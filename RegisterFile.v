==> flow/design.v <==
`timescale 1ns / 1ps
module RegisterFile(
    input [2:0] writeReg,
    input [2:0] readReg1,
    input [2:0] readReg2,
    input [15:0] writeFile,
    input clock,
    input regWrite,
    output [15:0] readData1,
    output [15:0] readData2
    );
reg [15:0] register [0:5 ];
always @ (posedge clock)
begin
  readData1 = register[readReg1];
  readData2 = register[readReg2];
  if (regWrite) begin
    register[writeReg] = writeFile;
  end
end
endmodule
* Reports on RegisterFile
What the tools print for RegisterFile, step after step.
Line numbers count from 1 in the design file above.
Operators carry their Yosys type and port widths (W data, S select, Z words).
Cell names lack the library's common part.
The mark n/a stands for no value.
- Design top :: RegisterFile
- Clock :: clock
- Cell library :: sky130hd
- Timing corner :: tt_025C_1v80

* Word-level counts
Source: Yosys, flattened and elaborated, memories not mapped. Widths are those after wreduce; folded enables and synchronous resets count as part of the registers. Registers that Yosys merges into a memory's read port (data or address) are not register bits. Print and check cells do not count. Equal cells are merged and count once.
Yosys's memory passes give these memory sizes; they may raise the number of words (mostly to a power of two), join words into wider ones and drop unused or constant bits.
- Multiplexer cells :: 3
** Operators with widths (count)
- $mux W16 :: 1
- $mux W3 :: 1
- $mux W1 :: 1
- Memory cells :: 1
- Clocked read ports x word width :: 32
- RAM bits :: 96
- Bits of input ports :: 27
- Word-level cells :: 4
- Output and inout bits :: 32
- Bits in registers :: 0
** Memories
- register :: depth 6, bits a word 16, read ports 2, write ports 1, RTL line 12 : reg [15:0] register [0:5 ];

* Logic depth
Longest topological path by Yosys (ltp), each cell counted once; first at word level (registers and memories cut), then after technology mapping (sequential cells cut; the memories' decode and read muxes count).
- Depth in word-level cells :: 1
- ABC_AREA :: 0
- Gate-level depth with buffers :: 4
- Mapped depth without buffers :: 2

* Synthesis result
Source: synth_stat.txt of the flow (Yosys; design flattened, memories mapped). It holds for the ABC_AREA given above (unset counts as 0); a run with the other value may have another netlist.
Totals and module areas in this step are rounded.
** Cells by type
- edfxtp_1 :: count 96, area in all 2.88E+03 um^2
- mux4_2 :: count 32, area in all 720.691 um^2
- dfxtp_1 :: count 32, area in all 640.614 um^2
- mux2_2 :: count 34, area in all 382.867 um^2
- mux2_1 :: count 28, area in all 315.302 um^2
- buf_6 :: count 6, area in all 67.565 um^2
- mux2_4 :: count 2, area in all 30.029 um^2
- buf_2 :: count 4, area in all 20.019 um^2
- nand2b_1 :: count 3, area in all 18.768 um^2
- buf_8 :: count 1, area in all 15.014 um^2
- nor2_1 :: count 4, area in all 15.014 um^2
- buf_1 :: count 3, area in all 11.261 um^2
- nor3_1 :: count 2, area in all 10.01 um^2
- clkbuf_2 :: count 1, area in all 5.005 um^2
- clkbuf_1 :: count 1, area in all 3.754 um^2
- nand2_1 :: count 1, area in all 3.754 um^2
- Cells in the netlist :: 250
- Buffer cells :: 16
- Chip area (Yosys) :: 0.0051 mm^2
- Flip-flop cells :: 128
- Area of sequential cells :: 0.0035 mm^2

* Worst setup path after synthesis
Path of least setup slack by OpenSTA after synthesis, without wires, with an ideal clock, recovery checks aside; 20% of the period is set as input and as output delay. Where synthesis merged equal registers, the netlist keeps one of their names.
- Path kind :: input-to-reg
- From :: input port writeReg[0]
- To :: memory register[0][0]
- External input delay :: 0.560 ns
- Path delay :: 1.705 ns
- Arrival :: 1.856 ns
- Library setup time :: 0.409 ns
- Required time :: 2.391 ns
- Path buffers :: 0
- Time at the first pin :: 0.560 ns
- Setup slack :: 0.535 ns
- Clock period :: 2.8 ns
- Stages on the path :: 2
- Synthesis period reached :: 2.265 ns
"path delay" = arrival - input delay + setup time.
"stages on the path": output pins that drive a net of the path, with the launching flip-flop's if there is one; two outputs of one cell count as two.
"synthesis period reached" = period - worst setup slack (recovery checks aside). The figure is calculated, with input and output delays left at 20% of the set period.
The rows between start and end are the longest chain of elaborated cells between them; the timing report does not say that the signal goes this way. Where chains are equally long, one stands for them.
A line is the first line of the expression or statement that the cell stems from. Yosys adds cells for indexed reads and writes and turns some case tables into memories.
- Path through :: nand2b_1 nor3_1
- Length of the longest elaborated chain :: 1
- Elaborated cells on any way between the ends :: 1
- Source lines of those cells :: 1
- Those cells by class :: mux (1)
** Ends and longest elaborated chain, post-synthesis
- start: declaration :: RTL line 3 : input [2:0] writeReg,
- $mux W3 :: RTL line 17 : if (regWrite) begin
- end: declaration :: RTL line 12 : reg [15:0] register [0:5 ];

* Path in the finished layout
From the final timing report of stored run 1: the path of least setup slack in the routed layout; clock arrival at registers is part of the times.
- Path kind :: reg-to-output
- From :: register (no name shown)
- To :: output port readData2[6]
- Clock period :: 1.36 ns
- Output delay :: 0.27 ns
- Stages on the path :: 2
- Setup slack :: 0.05 ns
- Path buffers :: 1
- Time at the first pin :: 0.40 ns
- Arrival :: 1.04 ns
- Required time :: 1.09 ns
- Path through :: dfxtp_1 dlygate4sd2_1
- Length of the longest elaborated chain :: 0
- Elaborated cells on any way between the ends :: 0
- Source lines of those cells :: 0
** Ends and longest elaborated chain, post-layout
- end: declaration :: RTL line 10 : output [15:0] readData2

Add stored flow runs of RegisterFile

Settings and measured results of 2 stored flow runs for module RegisterFile (sky130hd), not sorted in any way. The constraints put input and output delay at 20% of the set period each and load the outputs with 0.01 pF.
"achieved period" means the clock period less the worst setup slack. The figure is calculated, with input and output delays left at 20% of the set period.
"critical path time" is the time allowed to the run's worst setup path (the clock period less input and output delay, where it has them) less its slack. Clock arrival times count: a late capture clock shortens it, a late launch clock lengthens it.
By "total power of the final layout" is meant OpenSTA's value without simulated activity: inputs other than the clock are taken to toggle once in ten clock periods, and the tool carries that through the logic.
Measured values are rounded.

* Stored run 1
** Files
==> flow/run.sh <==
#!/bin/bash
# the make line also repeats the synthesis and layout settings of config.mk as NAME=value (left out here)
make -C /OpenROAD-flow-scripts/flow DESIGN_CONFIG=/design/flow/config.mk WORK_HOME=/design/flow/orfs CLKGATE_MAP_FILE= finish
==> flow/config.mk <==
export PLATFORM = sky130hd
export DESIGN_NAME = RegisterFile
export DESIGN_NICKNAME = RegisterFile
export VERILOG_FILES = /design/flow/design.v
export SDC_FILE = /design/flow/constraint.sdc
export NUM_CORES = 4
export LEC_CHECK = 0
export CAP_MARGIN = 0
export CORE_MARGIN = 2
export CORE_UTILIZATION = 28
export GPL_ROUTABILITY_DRIVEN = 0
export GPL_TIMING_DRIVEN = 1
export MAX_ROUTING_LAYER = met5
export MIN_ROUTING_LAYER = met1
export PLACE_DENSITY_LB_ADDON = 0.11
export SETUP_SLACK_MARGIN = -0.12
export SLEW_MARGIN = 20
==> flow/constraint.sdc <==
create_clock -name core_clock -period 1.36 [get_ports {clock}]
set_input_delay 0.2720 -clock core_clock [delete_from_list [all_inputs] [get_ports {clock}]]
set_output_delay 0.2720 -clock core_clock [all_outputs]
set_load 0.01 [all_outputs]
** Results
- Die outline area :: 0.019 mm^2
- Total power of the final layout :: 9,500 µW
- Utilization of the finished layout :: 0.37
- Smallest setup slack :: 0.048 ns
- Final setup TNS :: 0.000 ns
- Chip area after synthesis (Yosys) :: 0.0051 mm^2
- Achieved period :: 1.312 ns
- Critical path time :: 1.04 ns
- Worst setup path type :: reg-to-output
- Worst hold slack after layout :: 0.52 ns
- Std-cell area (final layout) :: 0.0067 mm^2

* Stored run 2
** Files
==> flow/run.sh <==
#!/bin/bash
# the make line also repeats the synthesis and layout settings of config.mk as NAME=value (left out here)
make -C /OpenROAD-flow-scripts/flow DESIGN_CONFIG=/design/flow/config.mk WORK_HOME=/design/flow/orfs CLKGATE_MAP_FILE= finish
==> flow/config.mk <==
export PLATFORM = sky130hd
export DESIGN_NAME = RegisterFile
export DESIGN_NICKNAME = RegisterFile
export VERILOG_FILES = /design/flow/design.v
export SDC_FILE = /design/flow/constraint.sdc
export NUM_CORES = 4
export LEC_CHECK = 0
export ABC_AREA = 0
export CAP_MARGIN = 20
export CELL_PAD_IN_SITES_DETAIL_PLACEMENT = 2
export CELL_PAD_IN_SITES_GLOBAL_PLACEMENT = 1
export CORE_MARGIN = 2
export CORE_UTILIZATION = 27
export CTS_CLUSTER_DIAMETER = 304
export CTS_CLUSTER_SIZE = 87
export SLEW_MARGIN = 20
==> flow/constraint.sdc <==
create_clock -name core_clock -period 1.86 [get_ports {clock}]
set_input_delay 0.3720 -clock core_clock [delete_from_list [all_inputs] [get_ports {clock}]]
set_output_delay 0.3720 -clock core_clock [all_outputs]
set_load 0.01 [all_outputs]
** Results
- Die outline area :: 0.02 mm^2
- Total power of the final layout :: 7,500 µW
- Utilization of the finished layout :: 0.36
- Smallest setup slack :: 0.16 ns
- Final setup TNS :: 0.000 ns
- Chip area after synthesis (Yosys) :: 0.0051 mm^2
- Achieved period :: 1.699 ns
- Critical path time :: 1.33 ns
- Worst setup path type :: reg-to-output
- Worst hold slack after layout :: 0.59 ns
- Std-cell area (final layout) :: 0.0068 mm^2
