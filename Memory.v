==> flow/design.v <==
`timescale 1ns / 1ps
module Memory(
    input clock,
    input MemWrite,
    input MemRead,
    input [15:0] WriteData,
    output [15:0] MemOut,
    input [15:0] MemIn
    );
reg [15:0] memory [0:255];  
always @ (posedge clock)
begin
	if (MemRead) begin
		MemOut = memory[MemIn];
	end
	if (MemWrite) begin
		memory[MemIn] = WriteData;
	end
end
endmodule
== Reports on Memory ==
The steps from the RTL of Memory to its reports follow in flow order.
Lines are those of the file above, counted from 1.
Operators carry their Yosys type and port widths (W data, S select, Z words).
Cell names lack the library's common part.
Not given: n/a
Set-up
  design top: Memory
  clock input: clock
  library: sky130hd
  library corner: tt_025C_1v80

== Word-level counts ==
Counts by Yosys on the flattened word-level netlist (proc, flatten, opt, wreduce; memories kept). Register bits leave out memories and registers merged into their read ports (data or address); mux counts leave out enables and synchronous resets folded into registers. Print and check cells are left out. Cells with the same type and inputs are merged into one.
Memory sizes are those after Yosys's memory passes, which may raise the word count (mostly to a power of two), join words into wider ones and drop unused or constant bits.
Cells by class
  add/subtract/negate cells: 0
  $mul: 0
  divide/modulo/power cells: 0
  magnitude comparators: 0
  equality and inequality tests: 0
  shifts and indexed selects: 0
  multiplexer cells: 3
  bitwise operators: 0
  reductions and logical operators: 0
Operators by type and width (count)
  $mux W16: 1
  $mux W8: 1
  $mux W1: 1
Storage and ports
  register bits: 0
  latch bits: 0
  bits in writable memories: 4096
  bits in read-only memories: 0
  clocked read ports x word width: 16
  memories kept: 1
  input bits: 35
  output and inout bits: 16
  word-level cells: 4
Memories
  memory: words 256, bits a word 16, rd ports 1, wr ports 1, RTL line 10  | reg [15:0] memory [0:255];

== Logic depth ==
Yosys ltp: most cells in a row. Word level: on the elaborated netlist, between registers, memories and ports. Mapped: between sequential cells and ports; inverters and the memories' decode and read muxes count.
Logic depth
  depth after elaboration: 1
  ABC_AREA: 0
  mapped depth: 10
  mapped depth without buffers: 5

== Synthesis result ==
The flow's flattened synthesis, as Yosys stat reports it; memories are mapped. The netlist is that of the ABC_AREA named above (0 if unset); the other value can give another one.
Mapped netlist
  standard cells after synthesis: 6727
  synthesis area: 155559.2 um^2
  area of sequential cells: 123478.4 um^2
  flip-flops: 4112
  buffer cells: 420
Cells by type
  edfxtp_1: count 4112, area in all 1.23E+05 um^2
  mux4_2: count 1024, area in all 2.31E+04 um^2
  a22oi_1: count 512, area in all 3.84E+03 um^2
  a21oi_1: count 256, area in all 1.28E+03 um^2
  clkbuf_1: count 249, area in all 934.646 um^2
  nor2_1: count 232, area in all 870.835 um^2
  o41ai_1: count 64, area in all 560.538 um^2
  buf_2: count 76, area in all 380.365 um^2
  buf_6: count 25, area in all 281.52 um^2
  buf_1: count 54, area in all 202.694 um^2
  nor3_1: count 30, area in all 150.144 um^2
  buf_4: count 16, area in all 120.115 um^2
  nand2_1: count 28, area in all 105.101 um^2
  nand4_1: count 16, area in all 100.096 um^2
  nand3_1: count 13, area in all 65.062 um^2
  nor2b_1: count 7, area in all 43.792 um^2
  nand2b_1: count 6, area in all 37.536 um^2
  and2_1: count 3, area in all 18.768 um^2
Not listed: further types 3, cells in them 4.

== Worst setup path after synthesis ==
OpenSTA on the mapped netlist: ideal clock, no wires. The path of least setup slack (recovery checks aside). Input and output delay are each 20% of the period. Register names are those of the netlist, which keeps one name where synthesis merged equal registers.
Timing path after synthesis
  path type: input -> register
  from: input MemIn[0]
  to: memory memory[145][0]
  period: 4.33 ns
  external input delay: 0.866 ns
  setup time: 0.409 ns
  launch time at the first pin: 0.866 ns
  arrival time: 3.155 ns
  required time: 3.921 ns
  path slack: 0.766 ns
  path delay: 2.698 ns
  driving pins on the path: 7
  path buffers: 5
  synthesis period reached: 3.564 ns
"path delay" is the arrival time less input delay plus setup time.
"driving pins on the path": output pins that drive a net of the path, with the launching flip-flop's if there is one; two outputs of one cell count as two.
"synthesis period reached" is the clock period less the worst setup slack; recovery checks do not enter. This is arithmetic on one report: input and output delays are still those of the set period (20% each).
The rows between start and end are the longest chain of elaborated cells between them; the timing report does not say that the signal goes this way. Where chains are equally long, one stands for them.
A line is the first line of the expression or statement that the cell stems from. Yosys adds cells for indexed reads and writes and turns some case tables into memories.
Between the ends, after synthesis
  cells stage by stage: clkbuf_1 buf_6 clkbuf_1 buf_2 nand2b_1 clkbuf_1 nor3_1
  cells in the longest elaborated chain: 1
  elaborated cells on any way between the ends: 1
  RTL lines with such cells: 1
  classes of those cells: 1 x mux
RTL lines, path after synthesis
  start: declaration: RTL line 8  | input [15:0] MemIn
  $mux W8: RTL line 16  | if (MemWrite) begin
  end: declaration: RTL line 10  | reg [15:0] memory [0:255];

== Timing after layout ==
From the final timing report of run A: the path of least setup slack in the routed layout; clock arrival at registers is part of the times.
Timing path post-layout
  path type: input -> register
  from: input MemIn[0]
  to: register (no name shown)
  period: 2.89 ns
  external input delay: 0.58 ns
  setup time: 0.29 ns
  launch time at the first pin: 0.58 ns
  arrival time: 3.60 ns
  required time: 3.57 ns
  path slack: -0.04 ns
  driving pins on the path: 9
  path buffers: 4
Between the ends, post-layout
  cells stage by stage: buf_16 buf_4 buf_4 mux4_2 a22oi_1 a21oi_1 o41ai_4 buf_4 nand4_1
RTL lines, path post-layout
  start: declaration: RTL line 8  | input [15:0] MemIn
Chain of elaborated cells between the ends: none given.

Lab notebook: Memory

Settings and measured results of 2 stored flow runs for module Memory (sky130hd), not sorted in any way. The constraints put input and output delay at 20% of the set period each and load the outputs with 0.01 pF.
"worst setup path time (ns)" is the time allowed to the run's worst setup path (the clock period less input and output delay, where it has them) less its slack. Clock arrival times count: a late capture clock shortens it, a late launch clock lengthens it.

Flow files of run A
==> flow/run.sh <==
#!/bin/bash
# the make line also repeats the synthesis and layout settings of config.mk as NAME=value (left out here)
make -C /OpenROAD-flow-scripts/flow DESIGN_CONFIG=/design/flow/config.mk WORK_HOME=/design/flow/orfs CLKGATE_MAP_FILE= finish
==> flow/config.mk <==
export PLATFORM = sky130hd
export DESIGN_NAME = Memory
export DESIGN_NICKNAME = Memory
export VERILOG_FILES = /design/flow/design.v
export SDC_FILE = /design/flow/constraint.sdc
export NUM_CORES = 4
export LEC_CHECK = 0
export CAP_MARGIN = 20
export CORE_MARGIN = 8
export CORE_UTILIZATION = 72
export CTS_CLUSTER_SIZE = 100
export MIN_ROUTING_LAYER = met1
export SLEW_MARGIN = 10
==> flow/constraint.sdc <==
create_clock -name core_clock -period 2.89 [get_ports {clock}]
set_input_delay 0.5780 -clock core_clock [delete_from_list [all_inputs] [get_ports {clock}]]
set_output_delay 0.5780 -clock core_clock [all_outputs]
set_load 0.01 [all_outputs]

report of run A
yosys chip area after synthesis (um^2): 155559.2
finish__design__die__area: 231183.0
finish__design__instance__area__stdcell: 183800.0
finish__design__instance__utilization: 0.8564
finish__timing__setup__ws: -0.039
finish__timing__setup__tns: -0.039
worst setup path time (ns): 2.35
worst setup path kind: input -> register

Flow files of run B
==> flow/run.sh <==
#!/bin/bash
# the make line also repeats the synthesis and layout settings of config.mk as NAME=value (left out here)
make -C /OpenROAD-flow-scripts/flow DESIGN_CONFIG=/design/flow/config.mk WORK_HOME=/design/flow/orfs CLKGATE_MAP_FILE= finish
==> flow/config.mk <==
export PLATFORM = sky130hd
export DESIGN_NAME = Memory
export DESIGN_NICKNAME = Memory
export VERILOG_FILES = /design/flow/design.v
export SDC_FILE = /design/flow/constraint.sdc
export NUM_CORES = 4
export LEC_CHECK = 0
export CAP_MARGIN = 20
export CELL_PAD_IN_SITES_DETAIL_PLACEMENT = 0
export CORE_ASPECT_RATIO = 1.38
export CORE_MARGIN = 2
export CORE_UTILIZATION = 48
export GPL_ROUTABILITY_DRIVEN = 1
export MAX_ROUTING_LAYER = met5
export PLACE_DENSITY_LB_ADDON = 0.04
export SLEW_MARGIN = 20
export TNS_END_PERCENT = 85
==> flow/constraint.sdc <==
create_clock -name core_clock -period 3.34 [get_ports {clock}]
set_input_delay 0.6680 -clock core_clock [delete_from_list [all_inputs] [get_ports {clock}]]
set_output_delay 0.6680 -clock core_clock [all_outputs]
set_load 0.01 [all_outputs]

report of run B
yosys chip area after synthesis (um^2): 155559.2
finish__design__die__area: 328711.0
finish__design__instance__area__stdcell: 186330.0
finish__design__instance__utilization: 0.5778
finish__timing__setup__ws: 0.125
finish__timing__setup__tns: 0.000
worst setup path time (ns): 2.55
worst setup path kind: input -> register
