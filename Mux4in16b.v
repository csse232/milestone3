==> flow/design.v <==
`timescale 1ns / 1ps
module Mux4in16b(
   input [15:0] in1,
    input [15:0] in2,
	 input [15:0] in3,
    input [15:0] in4,
    input [1:0] control,
    input clock,
    output [15:0] out
    );
always @ (posedge clock)
begin
	case(control)
		0:out = in1;
		1:out = in2;
		2:out = in3;
		3:out = in4;
	endcase
end
endmodule
* Step by step through the tools: Mux4in16b *
What the tools print for Mux4in16b, step after step.
Line numbers count from 1 in the design file above.
Operators carry their Yosys type and port widths (W data, S select, Z words).
Cell names lack the library's common part.
Not given: n/a

design
  top = Mux4in16b
  clock input = clock
  library = sky130hd
  library corner = tt_025C_1v80

* After elaboration *
Counts by Yosys on the flattened word-level netlist (proc, flatten, opt, wreduce; memories kept). Register bits leave out memories and registers merged into their read ports (data or address); mux counts leave out enables and synchronous resets folded into registers. Print and check cells are left out. Cells with the same type and inputs are merged into one.

word-level totals
  register bits = 16

operators by class
  mux-type cells = 1
  equal/unequal tests = 3
  reductions and logical operators = 1

operators by type and width
  cell                  count
  $pmux W16 S4          1
  $eq A2 B2 Y1 const B  2
  $eq A2 B1 Y1 const B  1
  $logic_not A2 Y1      1

* Logic depth *
Longest topological path by Yosys (ltp), each cell counted once; first at word level (registers and memories cut), then after technology mapping (sequential cells cut; the memories' decode and read muxes count).

depth
  depth in word-level cells = 2
  ABC_AREA = 0
  depth in mapped cells = 3

* After synthesis *
Source: synth_stat.txt of the flow (Yosys; design flattened, memories mapped). It holds for the ABC_AREA given above (unset counts as 0); a run with the other value may have another netlist.
Totals and module areas in this step are rounded.

mapped netlist
  buffers = 4
  mapped flip-flops = 16
  mapped area = 0.0007445 mm2
  standard cells after synthesis = 36

cells by type
  type     count  area in all (um2)
  dfxtp_1  16     320.307
  mux4_2   10     225.216
  mux4_1   6      157.651
  buf_12   1      20.019
  buf_6    1      11.261
  buf_2    2      10.01

* Worst setup path after synthesis *
Path of least setup slack by OpenSTA after synthesis, without wires, with an ideal clock, recovery checks aside; 20% of the period is set as input and as output delay. Where synthesis merged equal registers, the netlist keeps one of their names.

path post-synthesis
  path type = input -> register
  start = input control[0]
  end = register out[10]
  required time = 2.015 ns
  arrival time = 1.160 ns
  setup time = 0.135 ns
  slack = 0.856 ns
  path delay = 0.865 ns
  external input delay = 0.430 ns
  stages = 3
  launch time at the first pin = 0.430 ns
  period = 2.15 ns
  synthesis period reached = 1.294 ns

"path delay" is the arrival time less input delay plus setup time.
"stages" counts driving pins, that of a launching flip-flop among them; a cell with two outputs on the path counts twice.
"synthesis period reached" = period - worst setup slack (recovery checks aside). The figure is calculated, with input and output delays left at 20% of the set period.
Between the ends stands the longest chain of elaborated cells between them, by number of cells; it is not shown to be the way that was timed. Of several equally long chains one is given.
Each line given opens the expression or statement behind the cell; cells for indexed reads and writes are added by Yosys, which also makes memories of some case tables.
A register here has more assigning lines than the two given.

on the way, post-synthesis
  cell sequence = buf_6 buf_12 mux4_2
  length of the longest elaborated chain = 2
  elaborated cells between the ends (all ways) = 5
  RTL lines with such cells = 1
  those cells by class = eq/ne: 3; mux: 1; reduce/logical: 1

RTL lines, path post-synthesis
  element       line  source
  from (decl)   7     input [1:0] control,
  $eq A2 B2 Y1  13    case(control)
  $pmux W16 S4  13
  to (assign)   14    0:out = in1;
  to (assign)   15    1:out = in2;
  to (decl)     9     output [15:0] out

* Path in the finished layout *
Path of least setup slack in the final report of stored run 1 (OpenROAD, finished layout, wires in). Where an end is a register, its clock arrival counts in the times.

path after layout
  path type = input -> register
  start = input in4[9]
  end = register out[9]
  launch time at the first pin = 0.25 ns
  slack = 0.25 ns
  external input delay = 0.25 ns
  required time = 1.40 ns
  stages = 2
  setup time = 0.12 ns
  arrival time = 1.15 ns
  period = 1.24 ns

Between the ends stands the longest chain of elaborated cells between them, by number of cells; it is not shown to be the way that was timed. Of several equally long chains one is given.
A register here has more assigning lines than the two given.

on the way, after layout
  cell sequence = clkdlybuf4s50_1 mux4_2
  length of the longest elaborated chain = 1
  elaborated cells between the ends (all ways) = 1
  RTL lines with such cells = 1
  those cells by class = mux: 1

RTL lines, path after layout
  element       line  source
  from (decl)   6     input [15:0] in4,
  $pmux W16 S4  13    case(control)
  to (assign)   14    0:out = in1;
  to (assign)   15    1:out = in2;
  to (decl)     9     output [15:0] out

==> runs of Mux4in16b <==
Record of 2 stored runs of the RTL-to-layout flow on Mux4in16b, platform sky130hd. The runs are unordered. Constraints: input delay and output delay 20% of the set period each, output load 0.01 pF.
"period reached" = clock period - worst setup slack. The figure is calculated, with input and output delays left at 20% of the set period.
By "allowed time less slack (worst setup path)" is meant the share of the clock period that the worst setup path is allowed (20% is reserved at inputs, 20% at outputs), minus its slack. Clock arrival times at its registers enter into it.
"power consumption" rests on the timing tool's default activity at the inputs, not on a simulated workload.
Values from the reports are rounded here.
Settings: - = not set for that run.
A result given as - is not shown for that run.

item                                             stored run 1       stored run 2
period_ns                                        1.24               0.912
CORE_UTILIZATION                                 24                 57
SETUP_SLACK_MARGIN                               0.26               0.15
PLACE_DENSITY_LB_ADDON                           0.1                0.08
CORE_ASPECT_RATIO                                1.23               1.95
CORE_MARGIN                                      4                  2
GPL_TIMING_DRIVEN                                0                  -
CTS_CLUSTER_DIAMETER                             388                -
CAP_MARGIN                                       20                 20
SLEW_MARGIN                                      20                 0
CELL_PAD_IN_SITES_DETAIL_PLACEMENT               -                  2
CTS_CLUSTER_SIZE                                 -                  18
allowed time less slack (worst setup path) (ns)  0.75               -
worst setup path kind                            input -> register  -
area of the synthesized netlist (mm2)            0.0007445          -
post-route utilization                           0.53               -
standard-cell area after routing (mm2)           0.001575           -
setup slack of the worst path (ns)               0.247              -
power consumption (mW)                           1.298              -
period reached (ns)                              0.993              -
smallest hold slack (ns)                         0.298              -
die outline area (mm2)                           0.004062           -
total negative setup slack (ns)                  0.000              -

Stored run 2: incomplete, floorplanning halted on PDN-0185
